==> flow/design.v <==
`default_nettype none
module HEX2OLED_module
  (dbg_tl,dbg_tr,dbg_bl,dbg_br,txd,clk,rstn);
   input    wire [31:0] dbg_tl,dbg_tr,dbg_bl,dbg_br;
   output   wire txd;
   input    wire clk,rstn;
   parameter CLK_FREQ = 100_000_000;
   parameter PULSEW   = CLK_FREQ / 9600;
   parameter PULSEW2  = PULSEW / 2;
   reg [7:0] txch_r=0;
   reg       txchv_r=0;
   wire      txchw;
   defparam  uart0tx.PULSEW  =PULSEW;
   defparam  uart0tx.PULSEW2 =PULSEW2;
   UART_TX_module uart0tx(txch_r,txchv_r,txchw,txd,clk,rstn);
   function [7:0] bit4char;
      input [3:0] vec;
      case (vec)
        4'h0: bit4char=8'h30;
        4'h1: bit4char=8'h31;
        4'h2: bit4char=8'h32;
        4'h3: bit4char=8'h33;
        4'h4: bit4char=8'h34;
        4'h5: bit4char=8'h35;
        4'h6: bit4char=8'h36;
        4'h7: bit4char=8'h37;
        4'h8: bit4char=8'h38;
        4'h9: bit4char=8'h39;
        4'ha: bit4char=8'h41;
        4'hb: bit4char=8'h42;
        4'hc: bit4char=8'h43;
        4'hd: bit4char=8'h44;
        4'he: bit4char=8'h45;
        4'hf: bit4char=8'h46;
        default: bit4char=0;
      endcase
   endfunction
   reg [5:0]      count=0;
   reg [127:0]    shiftbuf=0;
   reg [15:0]     delay=0;
   always @(posedge clk)
     if (rstn==0) begin
        count<=0;
        txch_r<=0;
        txchv_r<=0;
        delay<=16'hffff;
     end else if (txchw==1) begin
     end else if (count==38) begin
        txch_r<=8'h1b;  
        txchv_r<=1;
        count<=count-1;
     end else if (count==37) begin
        txch_r<=8'h47;  
        txchv_r<=1;
        count<=count-1;
     end else if (count==36) begin
        txch_r<=8'h40;  
        txchv_r<=1;
        count<=count-1;
     end else if (count==35) begin
        txch_r<=8'h40;  
        txchv_r<=1;
        count<=count-1;
     end else if (count==34) begin
        txchv_r<=0;
        if (delay==0) count<=count-1;
        delay<=delay-1;
     end else if (count==33) begin
        txchv_r<=0;
        if (delay==0) count<=count-1;
        delay<=delay-1;
     end else if (count<=32 && count>0) begin
        shiftbuf<={shiftbuf[123:0],4'b0};
        txch_r<=bit4char(shiftbuf[127:124]);
        txchv_r<=1;
        count<=count-1;
     end else if (count==0) begin
        shiftbuf<={dbg_tl,dbg_tr,dbg_bl,dbg_br};
        txch_r<=0;
        txchv_r<=0;
        count<=38;
     end else begin
        count<=0;
        txch_r<=0;
        txchv_r<=0;
        delay<=16'hffff;
     end
endmodule
`default_nettype wire
module UART_RX_module(uarti,datao,valido,waito,clk,xsrst);
   parameter PULSEW  = 434;
   parameter PULSEW2 = 217;
   parameter STT_WAIT = 9;
   parameter STT_STRT =10;
   parameter STT_RCV0 = 0;
   parameter STT_RCV1 = 1;
   parameter STT_RCV2 = 2;
   parameter STT_RCV3 = 3;
   parameter STT_RCV4 = 4;
   parameter STT_RCV5 = 5;
   parameter STT_RCV6 = 6;
   parameter STT_RCV7 = 7;
   parameter STT_STOP = 8;
   input        uarti;
   output [7:0] datao;
   output   valido;
   input    waito;
   input    clk,xsrst;
   reg [7:0]    datai_reg=0;
   reg [7:0]    datao_reg=0;
   reg      valido_reg=0;
   assign   datao = datao_reg;
   assign   valido = valido_reg;
   function majority5(input [4:0] d);
      case (d)
    5'b00000: majority5=0;
    5'b00001: majority5=0;
    5'b00010: majority5=0;
    5'b00100: majority5=0;
    5'b01000: majority5=0;
    5'b10000: majority5=0;
    5'b00011: majority5=0;
    5'b00101: majority5=0;
    5'b01001: majority5=0;
    5'b10001: majority5=0;
    5'b00110: majority5=0;
    5'b01010: majority5=0;
    5'b10010: majority5=0;
    5'b01100: majority5=0;
    5'b10100: majority5=0;
    5'b11000: majority5=0;
    default:  majority5=1;
      endcase
   endfunction
   reg [1:0]    count=0;
   reg [4:0]    uartiq=5'b11111;
   reg      uarti2=1;
   always @(posedge clk)
     if (!xsrst) begin
    count<=0;
    uartiq<=5'b11111;
     end else begin
    if (count==0) begin
       uartiq<={uarti,uartiq[4:1]};
    end
    uarti2<=majority5(uartiq);
    count<=count+1;
     end
   reg [15:0]   counter=0;
   reg [3:0]    state=STT_WAIT;
   wire     rx_done;
   assign   rx_done = (state==STT_STOP) && (counter==0);
   always @(posedge clk)
     if (!xsrst) begin
    state<=STT_WAIT;
    counter<=0;
    datai_reg<=0;
     end else
       case (state)
     STT_WAIT:
       if (uarti2==0) begin
          counter<=PULSEW+PULSEW2;  
          state<=STT_RCV0;
       end
     STT_RCV0:
       if (counter>0) begin
          counter<=counter-1;
       end else begin
          datai_reg<={uarti2,datai_reg[7:1]};
          counter<=PULSEW;
          state<=STT_RCV1;
       end
     STT_RCV1:
       if (counter>0) begin
          counter<=counter-1;
       end else begin
          datai_reg<={uarti2,datai_reg[7:1]};
          counter<=PULSEW;
          state<=STT_RCV2;
       end
     STT_RCV2:
       if (counter>0) begin
          counter<=counter-1;
       end else begin
          datai_reg<={uarti2,datai_reg[7:1]};
          counter<=PULSEW;
          state<=STT_RCV3;
       end
     STT_RCV3:
       if (counter>0) begin
          counter<=counter-1;
       end else begin
          datai_reg<={uarti2,datai_reg[7:1]};
          counter<=PULSEW;
          state<=STT_RCV4;
       end
     STT_RCV4:
       if (counter>0) begin
          counter<=counter-1;
       end else begin
          datai_reg<={uarti2,datai_reg[7:1]};
          counter<=PULSEW;
          state<=STT_RCV5;
       end
     STT_RCV5:
       if (counter>0) begin
          counter<=counter-1;
       end else begin
          datai_reg<={uarti2,datai_reg[7:1]};
          counter<=PULSEW;
          state<=STT_RCV6;
       end
     STT_RCV6:
       if (counter>0) begin
          counter<=counter-1;
       end else begin
          datai_reg<={uarti2,datai_reg[7:1]};
          counter<=PULSEW;
          state<=STT_RCV7;
       end
     STT_RCV7:
       if (counter>0) begin
          counter<=counter-1;
       end else begin
          datai_reg<={uarti2,datai_reg[7:1]};
          counter<=PULSEW;  
          state<=STT_STOP;
       end
     STT_STOP:
       if (counter>0) begin  
          counter<=counter-1;
       end else if (uarti2) begin  
          state<=STT_WAIT;
       end
       endcase
   wire      oexec;
   assign    oexec = valido_reg & ~waito;
   always @(posedge clk)
     if (!xsrst) begin
    valido_reg<=0;
    datao_reg<=0;
     end else if (rx_done && !valido_reg) begin
    valido_reg<=1;
    datao_reg<=datai_reg;
     end else if (valido_reg && !waito) begin
    valido_reg<=0;
     end
endmodule
module UART_TX_module(datai,validi,waiti,uarto,clk,xsrst);
   parameter PULSEW  = 434;
   parameter PULSEW2 = 217;
   parameter STT_WAIT = 9;
   parameter STT_STRT =10;
   parameter STT_SND0 = 0;
   parameter STT_SND1 = 1;
   parameter STT_SND2 = 2;
   parameter STT_SND3 = 3;
   parameter STT_SND4 = 4;
   parameter STT_SND5 = 5;
   parameter STT_SND6 = 6;
   parameter STT_SND7 = 7;
   parameter STT_STOP = 8;
   input [7:0] datai;
   input       validi;
   output      waiti;
   output      uarto;
   input       clk,xsrst;
   reg [7:0]   data=0;
   reg         waiti_reg=0;
   reg         uarto_reg=1;
   assign      waiti = waiti_reg;
   assign      uarto = uarto_reg;
   reg [15:0]  counter=0;
   reg [3:0]   state=STT_WAIT;
   always @(posedge clk)
     if (!xsrst) begin
    state<=STT_WAIT;
    counter<=0;
    uarto_reg<=1;
    waiti_reg<=1;
     end else
       case (state)
     STT_WAIT:
       if (counter>0) begin  
          counter<=counter-1;
       end else if (waiti_reg) begin  
          waiti_reg<=0;
       end else if (validi) begin  
          data<=datai;
          waiti_reg<=1;
          uarto_reg<=0;  
          counter<=PULSEW;
          state<=STT_SND0;
       end
     STT_SND0:
       if (counter>0) begin
          counter<=counter-1;
       end else begin
          data<={1'b0,data[7:1]};
          uarto_reg<=data[0];
          counter<=PULSEW;
          state<=STT_SND1;
       end
     STT_SND1:
       if (counter>0) begin
          counter<=counter-1;
       end else begin
          data<={1'b0,data[7:1]};
          uarto_reg<=data[0];
          counter<=PULSEW;
          state<=STT_SND2;
       end
     STT_SND2:
       if (counter>0) begin
          counter<=counter-1;
       end else begin
          data<={1'b0,data[7:1]};
          uarto_reg<=data[0];
          counter<=PULSEW;
          state<=STT_SND3;
       end
     STT_SND3:
       if (counter>0) begin
          counter<=counter-1;
       end else begin
          data<={1'b0,data[7:1]};
          uarto_reg<=data[0];
          counter<=PULSEW;
          state<=STT_SND4;
       end
     STT_SND4:
       if (counter>0) begin
          counter<=counter-1;
       end else begin
          data<={1'b0,data[7:1]};
          uarto_reg<=data[0];
          counter<=PULSEW;
          state<=STT_SND5;
       end
     STT_SND5:
       if (counter>0) begin
          counter<=counter-1;
       end else begin
          data<={1'b0,data[7:1]};
          uarto_reg<=data[0];
          counter<=PULSEW;
          state<=STT_SND6;
       end
     STT_SND6:
       if (counter>0) begin
          counter<=counter-1;
       end else begin
          data<={1'b0,data[7:1]};
          uarto_reg<=data[0];
          counter<=PULSEW;
          state<=STT_SND7;
       end
     STT_SND7:
       if (counter>0) begin
          counter<=counter-1;
       end else begin
          data<={1'b0,data[7:1]};
          uarto_reg<=data[0];
          counter<=PULSEW;
          state<=STT_STOP;
       end
     STT_STOP:
       if (counter>0) begin
          counter<=counter-1;
       end else begin
          uarto_reg<=1;  
          counter<=PULSEW+PULSEW2;  
          state<=STT_WAIT;
       end
       endcase
endmodule
Step by step through the tools: HEX2OLED_module
What the tools print for HEX2OLED_module, step after step.
Lines are those of the file above, counted from 1.
Library cell names are shortened.
{"block": "setup", "top_module": "HEX2OLED_module", "clock_port": "clk", "library": "sky130hd", "pvt_corner": "tt_025C_1v80"}

Word level
Yosys after proc, flatten, opt, wreduce and memory -nomap, before mapping. Memory bits, and registers merged into a memory's read port (data or address), are not among the register bits. Print and check cells are not counted. Equal cells are merged and count once.
Yosys's memory passes give these memory sizes; they may raise the number of words (mostly to a power of two), join words into wider ones and drop unused or constant bits.
{"block": "word_totals", "word_cells": 137, "regBits": 189, "in_bits": 130, "out_inout_bits": 1, "mem_count": 1, "mem_bits_ro": 112}
{"block": "memory_table", "name": "(no name shown)", "words": 16, "word_bits": 7, "rd": 1, "wr": 0, "line": 18, "source": "case (vec)"}
{"block": "classes", "logic": 8, "n_mux": 61, "eq_ne": 34, "reduce_logical": 16, "addsub": 3, "compare": 3}
{"block": "op_table", "op": "128-bit 2-to-1 mux", "n": 2}
{"block": "op_table", "op": "16-bit 2-to-1 mux", "n": 9}
{"block": "op_table", "op": "8-bit 2-to-1 mux", "n": 11}
{"block": "op_table", "op": "6-bit 2-to-1 mux", "n": 9}
{"block": "op_table", "op": "16-bit case mux with 3-bit select", "n": 1}
{"block": "op_table", "op": "4-bit 2-to-1 mux", "n": 12}
{"block": "op_table", "op": "4-bit case mux with 10-bit select", "n": 1}
{"block": "op_table", "op": "6-bit == test (second input constant)", "n": 6}
{"block": "op_table", "op": "16-bit by 1-bit subtractor with 16-bit output (second input constant)", "n": 2}
{"block": "op_table", "op": "2-bit inequality test (second input constant)", "n": 13}
{"block": "op_table", "op": "16-bit by 1-bit > comparator with 1-bit output (second input constant)", "n": 1}
{"block": "op_table", "op": "16-bit zero test", "n": 1}
{"block": "op_table", "op": "4-bit by 3-bit == test with 1-bit output (second input constant)", "n": 4}
{"block": "op_table", "op": "8-bit case mux with 2-bit select", "n": 1}
{"block": "op_table", "op": "1-bit 2-to-1 mux", "n": 14}
{"block": "op_table", "op": "13-bit AND reduction", "n": 1}
{"block": "op_table", "op": "6-bit AND reduction", "n": 2}
{"block": "op_table", "op": "10-bit nonzero test", "n": 1}
{"block": "op_table", "op": "5-bit inequality test (second input constant)", "n": 2}
{"block": "op_table", "op": "3-bit inequality test (second input constant)", "n": 3}
{"block": "op_table", "op": "9-bit AND reduction", "n": 1}
{"block": "op_table", "op": "9-bit nonzero test", "n": 1}
{"block": "op_table", "op": "1-bit NOT", "n": 8}
{"block": "op_table", "op": "4-bit by 2-bit == test with 1-bit output (second input constant)", "n": 2}
{"block": "op_table", "op": "4-bit == test (second input constant)", "n": 2}
{"block": "op_table", "op": "8-bit OR reduction", "n": 1}
{"block": "op_table", "op": "7-bit AND reduction", "n": 1}
{"block": "op_table", "op": "3-bit AND reduction", "n": 2}
Other operator kinds: 11; their cells: 11.

Longest topological paths
Longest topological path by Yosys (ltp), each cell counted once; first at word level (registers and memories cut), then after technology mapping (sequential cells cut; the memories' decode and read muxes count).
{"block": "logic_depth", "depth_word": 9, "abc_area": 0, "depth_mapped": 11, "depth_no_buf": 7}

Synthesis result
The flow's flattened synthesis, as Yosys stat reports it; memories are mapped. The netlist is that of the ABC_AREA named above (0 if unset); the other value can give another one.
The area totals of this step are shown rounded.
{"block": "synth_totals", "buf_cells": 48, "flip_flops": 187, "stdcells": 904, "sequential_area_mm2": 0.00509, "yosys_area_mm2": 0.00857}
{"block": "types", "type": "edfxtp_1", "n": 135}
{"block": "types", "type": "nand2_1", "n": 400}
{"block": "types", "type": "dfxtp_1", "n": 52}
{"block": "types", "type": "a21oi_1", "n": 31}
{"block": "types", "type": "o21ai_0", "n": 27}
{"block": "types", "type": "ha_1", "n": 10}
{"block": "types", "type": "clkbuf_1", "n": 28}
{"block": "types", "type": "o31ai_1", "n": 11}
{"block": "types", "type": "nor2_1", "n": 21}
{"block": "types", "type": "buf_2", "n": 15}
{"block": "types", "type": "o211ai_1", "n": 10}
{"block": "types", "type": "mux2_2", "n": 6}
{"block": "types", "type": "nor3_1", "n": 13}
{"block": "types", "type": "or4_1", "n": 8}
{"block": "types", "type": "xor2_1", "n": 6}
{"block": "types", "type": "nand2b_1", "n": 8}
{"block": "types", "type": "inv_1", "n": 13}
{"block": "types", "type": "nand3_1", "n": 9}
Other cell types: 46; their cells: 101.
By module: a second synthesis without flattening, with its own total; a netlist apart from the flattened one above.
{"block": "unflattened", "hier_cells": 665, "area_unflattened_mm2": 0.00884}
Each row is one instance without its submodules.
{"block": "by_module", "module": "HEX2OLED_module", "mod_area_mm2": 0.00731, "n_inst": 1, "n_cells": 500}
{"block": "by_module", "module": "UART_TX_module", "mod_area_mm2": 0.00154, "n_inst": 1, "n_cells": 165}

Worst setup path after synthesis
Source: OpenSTA report_checks on the synthesized netlist (no wires, ideal clock, input and output delay 20% of the period each), path of least setup slack; recovery checks are left aside. Register names are those of the netlist, which keeps one name where synthesis merged equal registers.
{"block": "synth_timing", "path_type": "input to register", "start": "in rstn", "end": "reg shiftbuf[0]", "n_path_buf": 0, "t_first_pin_ps": 2720, "setup_time_ps": 772, "clock_period_ps": 13600, "arrival_ps": 11630, "stages": 2, "path_delay_ps": 9682, "required_ps": 12828, "setup_slack_ps": 1198, "synth_period_reached_ps": 12402}
"path_delay_ps" is the arrival time less input delay plus setup time.
"stages" counts driving pins, that of a launching flip-flop among them; a cell with two outputs on the path counts twice.
"synth_period_reached_ps" = period - worst setup slack (recovery checks aside). The figure is calculated, with input and output delays left at 20% of the set period.
The rows between start and end are the longest chain of elaborated cells between them; the timing report does not say that the signal goes this way. Where chains are equally long, one stands for them.
Each line given opens the expression or statement behind the cell; cells for indexed reads and writes are added by Yosys, which also makes memories of some case tables.
{"block": "synth_between", "path_cell_list": "clkinv_1 -> nor3_1", "elab_chain_len": 1, "cells_between": 1, "cone_classes": "reduce/logical (1)"}
{"block": "synth_rtl", "element": "start, declared", "line": 6, "source": "input    wire clk,rstn;"}
{"block": "synth_rtl", "element": "9-bit AND reduction"}
{"block": "synth_rtl", "element": "end, assigned", "line": 73, "source": "shiftbuf<={shiftbuf[123:0],4'b0};"}
{"block": "synth_rtl", "element": "end, assigned", "line": 78, "source": "shiftbuf<={dbg_tl,dbg_tr,dbg_bl,dbg_br};"}
{"block": "synth_rtl", "element": "end, declared", "line": 39, "source": "reg [127:0]    shiftbuf=0;"}

Worst path after layout
Path of least setup slack in the final report of flow run A (OpenROAD, finished layout, wires in). Where an end is a register, its clock arrival counts in the times.
The report prints the path's times to 10 ps; the period is as set.
{"block": "layout_timing", "path_type": "input to register", "start": "in rstn", "end": "reg shiftbuf[75]", "t_first_pin_ps": 3060, "arrival_ps": 6090, "required_ps": 15360, "stages": 6, "n_path_buf": 4, "setup_time_ps": 360, "clock_period_ps": 15300, "setup_slack_ps": 9270}
The rows between start and end are the longest chain of elaborated cells between them; the timing report does not say that the signal goes this way. Where chains are equally long, one stands for them.
{"block": "layout_between", "path_cell_list": "clkdlybuf4s50_1 -> buf_4 -> clkinv_1 -> nor3_2 -> buf_4 -> buf_4", "elab_chain_len": 1, "cells_between": 1, "cone_classes": "reduce/logical (1)"}
{"block": "layout_rtl", "element": "start, declared", "line": 6, "source": "input    wire clk,rstn;"}
{"block": "layout_rtl", "element": "9-bit AND reduction"}
{"block": "layout_rtl", "element": "end, assigned", "line": 73, "source": "shiftbuf<={shiftbuf[123:0],4'b0};"}
{"block": "layout_rtl", "element": "end, assigned", "line": 78, "source": "shiftbuf<={dbg_tl,dbg_tr,dbg_bl,dbg_br};"}
{"block": "layout_rtl", "element": "end, declared", "line": 39, "source": "reg [127:0]    shiftbuf=0;"}

Appendix: measured runs

Flow measurements of HEX2OLED_module on sky130hd: 2 stored runs with different settings, listed in no order. Input and output delays are each 20% of the period that was set; the output load is 0.01 pF.
"period_reached_ps" means the clock period less the worst setup slack. The figure is calculated, with input and output delays left at 20% of the set period.
By "worstPathTime_ps" is meant the share of the clock period that the worst setup path is allowed (20% is reserved at inputs, 20% at outputs), minus its slack. Clock arrival times at its registers enter into it.
By "fin_power_uw" is meant OpenSTA's value without simulated activity: inputs other than the clock are taken to toggle once in ten clock periods, and the tool carries that through the logic.
"worstPathTime_ps" is known to 10 ps.
Values from the reports are rounded here.

{"run": "flow run A", "settings": { "period_ns": 15.3, "SETUP_SLACK_MARGIN": -0.79, "CAP_MARGIN": 20, "CORE_MARGIN": 2, "CORE_UTILIZATION": 40, "SLEW_MARGIN": 20 }, "results": { "synth_chip_area_mm2": 0.00857, "hold_ws_ps": 459, "worstPathTime_ps": 2970, "worst_path_kind": "input to register", "post_route_util_pct": 50.8, "period_reached_ps": 6029, "fin_power_uw": 2560, "stdcell_area_mm2": 0.0107, "die_mm2": 0.0226, "ws_setup_ps": 9270, "total_negative_slack_ps": 0 }}
{"run": "flow run B", "settings": { "period_ns": 21.2, "CORE_UTILIZATION": 60, "HOLD_SLACK_MARGIN": -0.04, "CORE_ASPECT_RATIO": 1.81, "CELL_PAD_IN_SITES_GLOBAL_PLACEMENT": 0, "CELL_PAD_IN_SITES_DETAIL_PLACEMENT": 1, "TNS_END_PERCENT": 20, "CTS_CLUSTER_DIAMETER": 324, "CAP_MARGIN": 5, "SLEW_MARGIN": 30, "CORE_MARGIN": 2 }, "outcome": "unfinished; error DPL-0033 in clock tree synthesis"}
