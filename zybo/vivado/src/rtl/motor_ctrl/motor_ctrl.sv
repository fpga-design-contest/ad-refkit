==> flow/design.v <==
module motor_ctrl
  #(parameter
    CLK_FREQ = 100_000_000,
    localparam
    BAND_WIDTH         = 32,
    ONE_ROTATION_PULSE = 630,  
    SAMPLING_RATE      = 100,  
    PWM_PERIOD         = 40,   
    PWM_PERIOD_CYCLE   = (CLK_FREQ / 100_000) * PWM_PERIOD)
   (output logic                  pwm,
    output logic                  dir,
    output logic [BAND_WIDTH-1:0] pulse_width,
    output logic [BAND_WIDTH-1:0] rot_cnt,
    input  logic [31:0]           target_rot_v,
    input  logic [31:0]           p_gain,
    input  logic                  sa,
    input  logic                  sb,
    input  logic                  clk,
    input  logic                  rstn);
   logic [BAND_WIDTH-1:0] pwm_pulse_width;
   logic [BAND_WIDTH-1:0] p_gain;
   pwm_generator #(.BAND_WIDTH(BAND_WIDTH),
                   .PWM_PERIOD_CYCLE(PWM_PERIOD_CYCLE))
   pwm_gen_inst(.width(pwm_pulse_width),
                .pwm(pwm),
                .clk(clk),
                .rstn(rstn));
   rot_encoder #(.BAND_WIDTH(BAND_WIDTH))
   rot_encoder_inst(.sa(sa),
                    .sb(sb),
                    .count(rot_cnt),
                    .clk(clk),
                    .rstn(rstn));
   p_controller #(.BAND_WIDTH(BAND_WIDTH),
                  .CLK_FREQ(CLK_FREQ),
                  .ONE_ROTATION_PULSE(ONE_ROTATION_PULSE),
                  .SAMPLING_RATE(SAMPLING_RATE))
   p_ctrl_inst(.target_rot_v(target_rot_v),
               .p_gain(p_gain),
               .rot_cnt(rot_cnt),
               .pulse_width(pulse_width),
               .clk(clk),
               .rstn(rstn));
   always_comb begin
      dir             = pulse_width[31:31] ? 1'b1 : 1'b0;
      pwm_pulse_width = pulse_width[31:31] ? ~pulse_width : pulse_width;
   end
endmodule
module p_controller
  #(parameter
    BAND_WIDTH         = 32,
    CLK_FREQ           = 100_000_000,
    ONE_ROTATION_PULSE = 630,  
    SAMPLING_RATE      = 100,  
    localparam
    PI_FIXED           = 804,  
    RESOLUTION         = 2 * PI_FIXED * SAMPLING_RATE / ONE_ROTATION_PULSE,
    UPDATE_INTERVAL    = CLK_FREQ / SAMPLING_RATE)
   (input  logic [31:0]           target_rot_v,
    input  logic [31:0]           p_gain,
    input  logic [31:0]           rot_cnt,
    output logic [BAND_WIDTH-1:0] pulse_width,
    input  logic                  clk,
    input  logic                  rstn);
   typedef enum logic [1:0] {STT_GET_ERROR,
                             STT_CALC_TERM,
                             STT_CALC_PULSE,
                             STT_WAIT} p_statetype;
   p_statetype  p_state;
   logic [31:0] cnt_r;
   logic        update_flag;
   logic [31:0] rot_cnt_r;
   logic signed [BAND_WIDTH*2-1:0] pulse_width_r, pulse_width_w;
   logic signed [BAND_WIDTH*2-1:0] rotate_samp_cnt_r;
   logic signed [BAND_WIDTH*2-1:0] error_w;
   logic signed [BAND_WIDTH*2-1:0] error_r, p_error_r;
   logic signed [BAND_WIDTH*2-1:0] p_term_r;
   logic signed [BAND_WIDTH*2-1:0] p_term_w;
   logic [31:0] p_gain_r;
   always_comb begin
      update_flag   = (cnt_r == UPDATE_INTERVAL) ? 1 : 0;
      error_w       = $signed(target_rot_v) - (rotate_samp_cnt_r * $signed(RESOLUTION));
      p_term_w      = ($signed(p_gain_r) * error_r);
      pulse_width_w = pulse_width_r + p_term_r;
      pulse_width   = pulse_width_r;
   end
   always_ff @(posedge clk) begin
      if(!rstn) begin
         p_state           <= STT_WAIT;
         cnt_r             <= 0;
         pulse_width_r     <= 0;
         rotate_samp_cnt_r <= 0;
         rot_cnt_r         <= 0;
         error_r           <= 0;
         p_error_r         <= 0;
         p_term_r          <= 0;
      end
      else begin
         p_gain_r <= p_gain;
         if(update_flag) begin
            cnt_r <= 0;
         end
         else begin
            cnt_r <= cnt_r + 1;
         end
         case(p_state)
           STT_GET_ERROR: begin
              p_error_r <= error_r;
              error_r   <= error_w;
              p_state <= STT_CALC_TERM;
           end
           STT_CALC_TERM: begin
              p_term_r <= p_term_w >>> 16;
              p_state  <= STT_CALC_PULSE;
           end
           STT_CALC_PULSE: begin
              pulse_width_r <= (target_rot_v != 0) ? pulse_width_w : 0;
              p_state       <= STT_WAIT;
           end
           STT_WAIT: begin
              if(update_flag) begin
                 rotate_samp_cnt_r <= $signed(rot_cnt) - $signed(rot_cnt_r);
                 rot_cnt_r         <= rot_cnt;
                 p_state           <= STT_GET_ERROR;
              end
           end
         endcase
      end
   end
endmodule
module pwm_generator
  #(parameter
    BAND_WIDTH       = 32,
    PWM_PERIOD_CYCLE = 1000)
   (input logic [BAND_WIDTH-1:0] width,
    output logic                 pwm,
    input logic                  clk,
    input logic                  rstn);
   logic [BAND_WIDTH-1:0]        count_r;
   always_comb begin
      pwm = (count_r < width) ? 1 : 0;
   end
   always_ff @(posedge clk) begin
      if(!rstn) begin
         count_r <= 0;
      end
      else if(count_r < PWM_PERIOD_CYCLE) begin
         count_r <= count_r + 1;
      end
      else begin
         count_r <= 0;
      end
   end
endmodule
module rot_encoder
  #(parameter
    BAND_WIDTH = 32)
   (input logic                   sa,
    input logic                   sb,
    output logic [BAND_WIDTH-1:0] count,
    input logic                   clk,
    input logic                   rstn);
   logic [BAND_WIDTH-1:0]         count_r;
   logic [3:0]                    patern;
   logic [1:0]                    sa_q, sb_q;
   always_comb begin
      count  = count_r;
      patern = {sa_q[1], sb_q[1], sa_q[0], sb_q[0]};
   end
   always_ff @(posedge clk) begin
      if(!rstn) begin
         count_r <= 0;
         sa_q    <= 0;
         sb_q    <= 0;
      end
      else begin
         sa_q[1] <= sa_q[0];
         sb_q[1] <= sb_q[0];
         sa_q[0] <= sa;
         sb_q[0] <= sb;
         case(patern)
           4'b0010: count_r <= count_r + 1;
           4'b1011: count_r <= count_r + 1;
           4'b1101: count_r <= count_r + 1;
           4'b0100: count_r <= count_r + 1;
           4'b0001: count_r <= count_r - 1;
           4'b0111: count_r <= count_r - 1;
           4'b1110: count_r <= count_r - 1;
           4'b1000: count_r <= count_r - 1;
           default: count_r <= count_r;
         endcase
      end
   end
endmodule
== Reports on motor_ctrl ==
Tool output for the design above, in the order of the flow.
Line numbers count from 1 in the design file above.
Library cell names are shortened.
The mark - stands for no value.
Inputs
  design top: motor_ctrl
  clock port: clk
  cell library: sky130hd
  corner: tt_025C_1v80

== After elaboration ==
Counts by Yosys on the flattened word-level netlist (proc, flatten, opt, wreduce; memories kept). Register bits leave out memories and registers merged into their read ports (data or address). Print and check cells are left out. Cells with the same type and inputs are merged into one.
Operators by class
  multiplexer cells: 8
  reductions and logical operators: 10
  $mul: 2
  add/subtract/negate cells: 7
  order comparisons: 2
  equality and inequality tests: 13
  bitwise operators: 2
Operator list (count)
  32-bit by 64-bit multiplier with 64-bit output: 1
  64-bit by 9-bit multiplier with 64-bit output with constant B: 1
  32-bit by 1-bit adder with 32-bit output with constant B: 3
  32-bit by 64-bit subtractor with 64-bit output: 1
  64-bit by 48-bit adder with 64-bit output: 1
  32-bit case mux with 2-bit select: 1
  64-bit two-way mux: 1
  32-bit by 32-bit subtractor with 33-bit output: 1
  32-bit by 1-bit subtractor with 32-bit output with constant B: 1
  32-bit by 16-bit less-than comparator with 1-bit output with constant B: 1
  32-bit by 20-bit == test with 1-bit output with constant B: 1
  32-bit less-than comparator: 1
  32-bit inverter: 1
  32-bit nonzero test: 1
  32-bit two-way mux: 1
  4-bit == test with constant B: 4
  4-bit by 3-bit == test with 1-bit output with constant B: 2
  4-bit OR reduction: 2
  2-bit case mux with 4-bit select: 1
  2-bit AND reduction: 3
  2-bit == test with constant B: 2
  4-bit by 1-bit == test with 1-bit output with constant B: 1
  4-bit by 2-bit == test with 1-bit output with constant B: 1
  4-bit nonzero test: 1
  1-bit two-way mux: 3
  2-bit by 1-bit == test with 1-bit output with constant B: 1
  2-bit by 1-bit != test with 1-bit output with constant B: 1
  2-bit logical NOT: 1
Not listed: further kinds 4, cells in them 4.
Storage and ports
  bits in registers: 406
  elaborated cells: 56

== Logic depth ==
Depth = most cells in a row (Yosys ltp): at word level without a register or memory, in the mapped netlist without a sequential cell, where the memories' decode and read muxes count.
Depth
  depth in word-level cells: 4
  ABC_AREA: 0
  mapped depth: 28

== Netlist ==
The flow's flattened synthesis, as Yosys stat reports it; memories are mapped. The netlist is that of the ABC_AREA named above (0 if unset); the other value can give another one.
Cell types
  fa_1: count 1095, total area 2.19E+04 µm²
  dfxtp_1: count 281, total area 5.63E+03 µm²
  ha_1: count 408, total area 5.1E+03 µm²
  inv_1: count 1134, total area 4.26E+03 µm²
  nand2_1: count 841, total area 3.16E+03 µm²
  and2_1: count 453, total area 2.83E+03 µm²
  xnor2_1: count 175, total area 1532.72 µm²
  a21oi_1: count 215, total area 1.08E+03 µm²
  clkbuf_1: count 269, total area 1.01E+03 µm²
  edfxtp_1: count 32, total area 960.922 µm²
  nor2_1: count 204, total area 765.734 µm²
  xor2_1: count 87, total area 761.981 µm²
  a21o_1: count 81, total area 608.083 µm²
  mux2i_1: count 51, total area 510.49 µm²
  o21ai_0: count 91, total area 455.437 µm²
  nand3_1: count 68, total area 340.326 µm²
  nand4_1: count 50, total area 312.8 µm²
  a211oi_1: count 40, total area 300.288 µm²
Other cell types: 71; their cells: 458.
Synthesis totals
  synthesis area: 54961.5 µm²
  cells in the netlist: 6033
  mapped flip-flops: 313
By module: a second synthesis without flattening, with its own total; a netlist apart from the flattened one above.
Unflattened totals
  cells (unflattened synthesis): 6120
  area (unflattened synthesis): 55470.7 µm²
Each row is one instance without its submodules.
Modules
  p_controller: cells 5510, times used 1, seq. area 5225.0 µm², area 50359.5 µm²
  rot_encoder (BAND_WIDTH=32): cells 365, times used 1, seq. area 720.7 µm², area 2910.3 µm²
  pwm_generator: cells 208, times used 1, seq. area 640.6 µm², area 1846.8 µm²
  motor_ctrl: cells 37, times used 1, seq. area 0.0 µm², area 354.1 µm²

== Worst setup path after synthesis ==
OpenSTA on the mapped netlist: ideal clock, no wires. The path of least setup slack (recovery checks aside). Input and output delay are each 20% of the period. Register names are those of the netlist, which keeps one name where synthesis merged equal registers.
Timing after synthesis
  path kind: input port to flip-flop
  from: in (no name shown)
  to: reg p_ctrl_inst.error_r[37]
  slack: 9.805 ns
  setup time: 0.091 ns
  arrival time: 7.404 ns
  clock period: 17.3 ns
  stages: 16
  path delay: 4.035 ns
  time at the first pin: 3.460 ns
  external input delay: 3.460 ns
  synthesis period reached: 7.495 ns
"path delay" = arrival - input delay + setup time.
"stages" counts driving pins, that of a launching flip-flop among them; a cell with two outputs on the path counts twice.
"synthesis period reached" is the clock period less the worst setup slack; recovery checks do not enter. This is arithmetic on one report: input and output delays are still those of the set period (20% each).
The rows between start and end are the longest chain of elaborated cells between them; the timing report does not say that the signal goes this way. Where chains are equally long, one stands for them.
A line is the first line of the expression or statement that the cell stems from. Yosys adds cells for indexed reads and writes and turns some case tables into memories.
Between the ends, after synthesis
  cell sequence: fa_1 inv_1 fa_1 fa_1 inv_1 ha_1 nand4_1 or3_4 nor2_4 o2bb2ai_2 a211oi_2 a211o_1 o31a_1 and2_4 or3_1 a311oi_1
  length of the longest elaborated chain: 1
  elaborated cells on any way between the ends: 1
  source lines of those cells: 1
  classes of those cells: add/sub: 1
Ends and longest elaborated chain, after synthesis
  start: declaration: RTL line 14
  32-bit by 64-bit subtractor with 64-bit output: RTL line 82
  end: assignment: RTL line 94  | error_r           <= 0;
  end: assignment: RTL line 109  | error_r   <= error_w;
  end: declaration: RTL line 76  | logic signed [BAND_WIDTH*2-1:0] error_r, p_error_r;

== Worst path after layout ==
From the final timing report of run 1: the path of least setup slack in the routed layout; clock arrival at registers is part of the times.
Timing post-layout
  path kind: flip-flop to flip-flop
  from: reg p_ctrl_inst.p_gain_r[11]
  to: reg p_ctrl_inst.p_term_r[27]
  slack: -1.00 ns
  arrival time: 8.16 ns
  stages: 27
  clock period: 6.59 ns
  time at the first pin: 0.66 ns
  setup time: 0.05 ns
The rows between start and end are the longest chain of elaborated cells between them; the timing report does not say that the signal goes this way. Where chains are equally long, one stands for them.
Between the ends, post-layout
  cell sequence: edfxtp_1 buf_12 and2_4 fa_1 inv_2 fa_1 fa_1 fa_1 inv_2 fa_2 fa_1 fa_1 fa_2 ha_4 nand4_1 buf_4 buf_6 nor4_4 a2111o_1 nand2_2 buf_6 o21ai_4 buf_6 buf_4 xor2_1 mux2i_1 nor2_1
  length of the longest elaborated chain: 1
  elaborated cells on any way between the ends: 1
  source lines of those cells: 1
  classes of those cells: mul: 1
Ends and longest elaborated chain, post-layout
  start: declaration: RTL line 79  | logic [31:0] p_gain_r;
  start: assignment: RTL line 99  | p_gain_r <= p_gain;
  32-bit by 64-bit multiplier with 64-bit output: RTL line 83  | p_term_w      = ($signed(p_gain_r) * error_r);
  end: assignment: RTL line 96  | p_term_r          <= 0;
  end: assignment: RTL line 113  | p_term_r <= p_term_w >>> 16;
  end: declaration: RTL line 77  | logic signed [BAND_WIDTH*2-1:0] p_term_r;

Memo
Re: implementation data of motor_ctrl

Measured results for motor_ctrl: 2 stored runs of the Yosys and OpenROAD flow on sky130hd. The settings differ; the order carries no meaning. The constraints put input and output delay at 20% of the set period each and load the outputs with 0.01 pF.
By "achieved clock period (ns)" is meant the clock period of the run minus its worst setup slack. This is arithmetic on one report: input and output delays are still those of the set period (20% each).
"worst setup path time (ns)" = time allowed to the worst setup path (clock period - input delay - output delay, where it has them) - its slack; a late launch clock adds to it, a late capture clock takes from it.
By "finish__power__total" is meant OpenSTA's value without simulated activity: inputs other than the clock are taken to toggle once in ten clock periods, and the tool carries that through the logic.

Flow files of run 1
==> flow/run.sh <==
#!/bin/bash
# the make line also repeats the synthesis and layout settings of config.mk as NAME=value (left out here)
make -C /OpenROAD-flow-scripts/flow DESIGN_CONFIG=/design/flow/config.mk WORK_HOME=/design/flow/orfs CLKGATE_MAP_FILE= finish
==> flow/config.mk <==
export PLATFORM = sky130hd
export DESIGN_NAME = motor_ctrl
export DESIGN_NICKNAME = motor_ctrl
export VERILOG_FILES = /design/flow/design.v
export SDC_FILE = /design/flow/constraint.sdc
export NUM_CORES = 4
export LEC_CHECK = 0
export CAP_MARGIN = 5
export CELL_PAD_IN_SITES_DETAIL_PLACEMENT = 0
export CELL_PAD_IN_SITES_GLOBAL_PLACEMENT = 2
export CORE_ASPECT_RATIO = 1.89
export CORE_MARGIN = 9
export CORE_UTILIZATION = 20
export CTS_CLUSTER_DIAMETER = 361
export CTS_CLUSTER_SIZE = 23
export PLACE_DENSITY_LB_ADDON = 0.14
export SETUP_SLACK_MARGIN = -0.61
export SLEW_MARGIN = 40
export TNS_END_PERCENT = 60
==> flow/constraint.sdc <==
create_clock -name core_clock -period 6.59 [get_ports {clk}]
set_input_delay 1.3180 -clock core_clock [delete_from_list [all_inputs] [get_ports {clk}]]
set_output_delay 1.3180 -clock core_clock [all_outputs]
set_load 0.01 [all_outputs]

report of run 1
yosys chip area after synthesis (um^2): 54961.5
finish__design__die__area: 294968.0
finish__design__instance__area__stdcell: 65935.7
finish__design__instance__utilization: 0.2411
finish__timing__setup__ws: -0.999
finish__timing__setup__tns: -20.734
finish__timing__hold__ws: 0.459
finish__power__total: 5.121e-03
achieved clock period (ns): 7.589
worst setup path time (ns): 7.59
worst setup path kind: flip-flop to flip-flop

Flow files of run 2
==> flow/run.sh <==
#!/bin/bash
# the make line also repeats the synthesis and layout settings of config.mk as NAME=value (left out here)
make -C /OpenROAD-flow-scripts/flow DESIGN_CONFIG=/design/flow/config.mk WORK_HOME=/design/flow/orfs CLKGATE_MAP_FILE= finish
==> flow/config.mk <==
export PLATFORM = sky130hd
export DESIGN_NAME = motor_ctrl
export DESIGN_NICKNAME = motor_ctrl
export VERILOG_FILES = /design/flow/design.v
export SDC_FILE = /design/flow/constraint.sdc
export NUM_CORES = 4
export LEC_CHECK = 0
export CAP_MARGIN = 10
export CORE_MARGIN = 2
export CORE_UTILIZATION = 68
export CTS_CLUSTER_SIZE = 25
export GPL_TIMING_DRIVEN = 0
export PLACE_DENSITY_LB_ADDON = 0.11
export SLEW_MARGIN = 20
export TNS_END_PERCENT = 100
==> flow/constraint.sdc <==
create_clock -name core_clock -period 12.8 [get_ports {clk}]
set_input_delay 2.5600 -clock core_clock [delete_from_list [all_inputs] [get_ports {clk}]]
set_output_delay 2.5600 -clock core_clock [all_outputs]
set_load 0.01 [all_outputs]

report of run 2
yosys chip area after synthesis (um^2): 54961.5
finish__design__die__area: 83116.9
finish__design__instance__area__stdcell: 59071.7
finish__design__instance__utilization: 0.7358
finish__timing__setup__ws: 2.818
finish__timing__setup__tns: 0.000
finish__timing__hold__ws: 0.452
finish__power__total: 2.968e-03
achieved clock period (ns): 9.982
worst setup path time (ns): 9.98
worst setup path kind: flip-flop to flip-flop
